==> flow/design.v <==
module final_project(input logic clk, reset, sclk, load,
							output logic sdo,
							input logic adcMiso, 
							output logic adcMosi, CS, spiClk,
                    output logic [3:0] stepperWires,
						  output logic laserControl,
						  output logic [3:0] leds);
		logic [2:0] currentNote;
		logic [7:0] [7:0] strings;
		logic trigger;
		spi_raspi_slave2 srs(load, sclk, sdo, strings);  
		oscillateMirror2 om(clk, reset, stepperWires, currentNote, trigger, laserControl);  
		updateStrings un(clk, reset, adcMiso, adcMosi, CS, spiClk, trigger, currentNote, strings);  
		assign leds[3:0] = {currentNote,trigger};  
endmodule
module spi_raspi_slave2(input logic load, sck,
			  output logic sdo,  
			  input logic [7:0] [7:0] strings);  
		logic [2:0] stringState;
		logic [2:0] whichBit;
		always_ff @(posedge sck) begin
			if (!load)
				{stringState,whichBit} <= 6'b0;
			else
				{stringState,whichBit} <= {stringState,whichBit} + 1'b1;
		end   
		assign sdo = strings[stringState][7-whichBit];
endmodule
module oscillateMirror2(input logic clk, reset,
						  output logic [3:0] stepperWires,
						  output logic [2:0] currentNote,
						  output logic ADCload,
						  output logic laserControl);
	logic [18:0] counter;
	logic [3:0] turns;  
	logic [2:0] stepCount;  
	logic forward;
	logic moving;
	logic [18:0] nextCounter;
	always_ff @(posedge clk) begin
		nextCounter = counter +1'b1;
		if (reset) begin  
			turns <= 4'b0001;
			stepCount = 3'b0;
			forward = 1'b1;  
			moving<=1'b0;
			nextCounter = 19'b0;
		end
		if (moving&&((counter[17:0] == 18'h18000)||(counter[17:0] == 18'h02000))) begin
			turns <= forward ? {turns[2:0], turns[3]} : {turns[0], turns[3:1]};
		end
		if (moving&&(counter[17:0] == 18'h2F000)) begin
			nextCounter = 0;  
			moving <= 1'b0;
			stepCount = forward? stepCount + 1'b1:stepCount - 1'b1;
			if ((stepCount == 7)||(stepCount==0)) begin 
			forward = ~forward;  
			end
		end
		if ((~moving)&&(counter==19'h3E000)) begin
			moving <= 1'b1;
			nextCounter = 0;  
		end
		counter <= nextCounter;  
	end
	assign stepperWires = turns;  
	assign currentNote = stepCount[2:0];  
	assign laserControl = ~moving && (counter > 19'h00FFF && counter < 19'h4F000);  
	assign ADCload = ~moving && (counter>200000)&&(counter<200010);  
endmodule
module updateStrings(input logic clk, reset, miso,
							output logic mosi, CS, spiClk,
							input logic trigger,
							input logic [2:0] stringToCheck,
							output logic [7:0] [7:0] strings);
	logic [18:0] counter;  
	logic [9:0] adcReading;
	logic dataReady;  
	ADCreader ar(clk,reset,trigger,miso,mosi,CS,spiClk,adcReading,dataReady);
	logic [2:0] holdStringToCheck;
	always_ff @(posedge clk) begin
		if (trigger) holdStringToCheck <= stringToCheck;
		if (dataReady&~trigger) strings[holdStringToCheck] <= adcReading[9:2]; 
	end
endmodule
module spiPulseGen(input clk,
						output spiTrigger, spiClk);
	logic [6:0] cnt;
	always_ff @(posedge clk)
	begin
		cnt<=cnt+1'b1;
	end
	assign spiTrigger = (cnt==7'b1000000);
	assign spiClk = cnt[6];
endmodule
module testAdcTrigger(input logic clk,
						output logic reducedClk);
	logic [13:0] cnt;
	always_ff @(posedge clk)
	begin
		cnt<=cnt+1'b1;
	end
	assign reducedClk = (cnt[13:2]==12'b100000000000);
endmodule
module ADCreader(input logic clk, reset, start,
						input logic miso,
						output logic mosi, CS, spiClk,
						output logic [9:0] adcReading,
						output logic dataReady);
	logic spiClkTrigger, moduleOn,spiClkGen;
	spiPulseGen spg(clk,spiClkTrigger,spiClkGen);
	assign spiClk = spiClkGen; 
	logic [3:0] spiBitCounter;  
	logic [15:0] shiftOut,shiftIn;
	always_ff @(posedge clk) 
	begin
		if (reset) begin 
			spiBitCounter <= 4'b1111;
			moduleOn <= 1'b0;
			shiftOut <= 16'hFF;
		end
		else begin
			if(start) moduleOn<=1'b1;
			else moduleOn <= (dataReady&spiClkGen? 1'b0:moduleOn);
			spiBitCounter <= (spiClkTrigger && moduleOn)?(spiBitCounter+1'b1):spiBitCounter;
			if (spiClkTrigger && moduleOn) begin
				shiftOut[15:0] <= {shiftOut[0],shiftOut[15:1]};
				shiftIn[15:0] <= {shiftIn[14:0],miso};
			end
		end
	end
	assign dataReady = (spiBitCounter == 4'b1111);	 
	assign CS = ~moduleOn;
	assign mosi = 1'b1;  
	assign adcReading = shiftIn[10:1];
endmodule
From RTL to reports: testAdcTrigger
What the tools print for testAdcTrigger, step after step.
Lines are those of the file above, counted from 1.
Cell names lack the library's common part.
Not given: --
Set-up
  top: testAdcTrigger
  clock input: clk
  cell library: sky130hd
  corner: tt_025C_1v80

Elaborated design
Source: Yosys, flattened and elaborated, memories not mapped. Widths are those after wreduce; folded enables and synchronous resets count as part of the registers. Registers that Yosys merges into a memory's read port (data or address) are not register bits. Print and check cells do not count. Equal cells are merged and count once.
Word-level totals
  register bits: 14
  output and inout port bits: 1
  cells after elaboration: 3
Operators by class
  add/subtract/negate cells: 1
  equality and inequality tests: 1
Operators by type and width (number)
  14-bit by 1-bit adder with 14-bit output with constant B: 1
  12-bit == test with constant B: 1

Logic depth
Yosys ltp: most cells in a row. Word level: on the elaborated netlist, between registers, memories and ports. Mapped: between sequential cells and ports; inverters and the memories' decode and read muxes count.
Depth
  depth in word-level cells: 1
  ABC_AREA: 0
  depth in mapped cells: 4

Mapped cells and area
The flow's flattened synthesis, as Yosys stat reports it; memories are mapped. The netlist is that of the ABC_AREA named above (0 if unset); the other value can give another one.
The area totals of this step are shown rounded.
Synthesis totals
  standard cells after synthesis: 54
  synthesis area: 554.3 sq um
  sequential area: 280.3 sq um
  flip-flops: 14
Cell types
  dfxtp_1: number 14, area in all 280.269 sq um
  xor2_1: number 9, area in all 78.826 sq um
  xnor2_1: number 3, area in all 26.275 sq um
  nand4_1: number 4, area in all 25.024 sq um
  nor4_2: number 2, area in all 25.024 sq um
  nor3_1: number 4, area in all 20.019 sq um
  nand2_1: number 4, area in all 15.014 sq um
  nand3_1: number 3, area in all 15.014 sq um
  ha_1: number 1, area in all 12.512 sq um
  nor4_1: number 2, area in all 12.512 sq um
  nor2_1: number 3, area in all 11.261 sq um
  nand3_2: number 1, area in all 10.01 sq um
  nor4b_1: number 1, area in all 8.758 sq um
  inv_1: number 2, area in all 7.507 sq um
  and3_1: number 1, area in all 6.256 sq um

Worst setup path after synthesis
Source: OpenSTA report_checks on the synthesized netlist (no wires, ideal clock, input and output delay 20% of the period each), path of least setup slack; recovery checks are left aside. Register names are those of the netlist, which keeps one name where synthesis merged equal registers.
Path post-synthesis
  kind: register -> output
  from: register cnt[10]
  to: output reducedClk
  clock period: 1.57 ns
  external output delay: 0.314 ns
  data arrival time: 0.794 ns
  data required time: 1.256 ns
  setup slack: 0.462 ns
  path delay: 0.794 ns
  driving pins on the path: 3
  path buffers: 0
  synthesis period reached: 1.108 ns
"path delay" = arrival - input delay + setup time.
At an output port there is no setup time.
"driving pins on the path": output pins that drive a net of the path, with the launching flip-flop's if there is one; two outputs of one cell count as two.
"synthesis period reached" = period - worst setup slack (recovery checks aside). The figure is calculated, with input and output delays left at 20% of the set period.
The rows between start and end are the longest chain of elaborated cells between them; the timing report does not say that the signal goes this way. Where chains are equally long, one stands for them.
Each line given opens the expression or statement behind the cell; cells for indexed reads and writes are added by Yosys, which also makes memories of some case tables.
On the way, post-synthesis
  cells stage by stage: dfxtp_1 nor4b_1 and3_1
  length of the longest elaborated chain: 1
  elaborated cells on any way between the ends: 1
  classes of those cells: eq/ne (1)
RTL lines, path post-synthesis
  from (decl): line 98  | logic [13:0] cnt;
  from (assign): line 101  | cnt<=cnt+1'b1;
  12-bit == test: line 103  | assign reducedClk = (cnt[13:2]==12'b100000000000);
  to (decl): line 97  | output logic reducedClk);

Worst path after layout
From the final timing report of stored run 1: the path of least setup slack in the routed layout; clock arrival at registers is part of the times.
Path post-layout
  kind: register -> output
  from: register cnt[12]
  to: output reducedClk
  clock period: 1.7 ns
  external output delay: 0.34 ns
  data arrival time: 1.19 ns
  data required time: 1.36 ns
  setup slack: 0.17 ns
  driving pins on the path: 4
  path buffers: 1
The rows between start and end are the longest chain of elaborated cells between them; the timing report does not say that the signal goes this way. Where chains are equally long, one stands for them.
On the way, post-layout
  cells stage by stage: dfxtp_1 nor4_2 and3_1 clkbuf_2
  length of the longest elaborated chain: 1
  elaborated cells on any way between the ends: 1
  classes of those cells: eq/ne (1)
RTL lines, path post-layout
  from (decl): line 98  | logic [13:0] cnt;
  from (assign): line 101  | cnt<=cnt+1'b1;
  12-bit == test: line 103  | assign reducedClk = (cnt[13:2]==12'b100000000000);
  to (decl): line 97  | output logic reducedClk);

Memo
Re: implementation data of testAdcTrigger

Module testAdcTrigger, platform sky130hd: 2 stored runs of the flow (Yosys, OpenROAD) with differing settings, in no particular order. Input and output delays are each 20% of the period that was set; the output load is 0.01 pF.
"achieved clock period": clock period set for the run, less the worst setup slack. It is reckoned from that one timing run; input and output delays stay at 20% of the period that was set.
"worst setup path time" means the part of the period allowed to the worst setup path (the constraints hold back 20% at inputs and 20% at outputs) less its slack; where the path has registers, the arrival times of their clocks count too.
"power": no workload was simulated; the value follows from the tool's default switching activity.
Results are given in rounded form.
[stored run 1] settings: period_ns=1.7, CAP_MARGIN=20, CORE_MARGIN=2, CORE_UTILIZATION=40, SLEW_MARGIN=20
[stored run 1] result: chip area after synthesis (Yosys) 554.3 sq um, die area 1700 sq um, standard-cell area of the final layout 686.9 sq um, utilization 52.8%, worst setup slack after layout 0.174 ns, total negative slack 0.000 ns, worst hold slack 0.416 ns, power 0.5103 mW, achieved clock period 1.526 ns, worst setup path time 1.19 ns, worst setup path kind register -> output
[stored run 2] settings: period_ns=1.95, CORE_UTILIZATION=18, PLACE_DENSITY_LB_ADDON=0.23, GPL_TIMING_DRIVEN=0, GPL_ROUTABILITY_DRIVEN=0, MAX_ROUTING_LAYER=met5, CAP_MARGIN=20, CORE_MARGIN=2, SLEW_MARGIN=20
[stored run 2] result: chip area after synthesis (Yosys) 554.3 sq um, die area 3539 sq um, standard-cell area of the final layout 640.6 sq um, utilization 21.5%, worst setup slack after layout 0.185 ns, total negative slack 0.000 ns, worst hold slack 0.416 ns, power 0.4904 mW, achieved clock period 1.765 ns, worst setup path time 1.37 ns, worst setup path kind register -> output
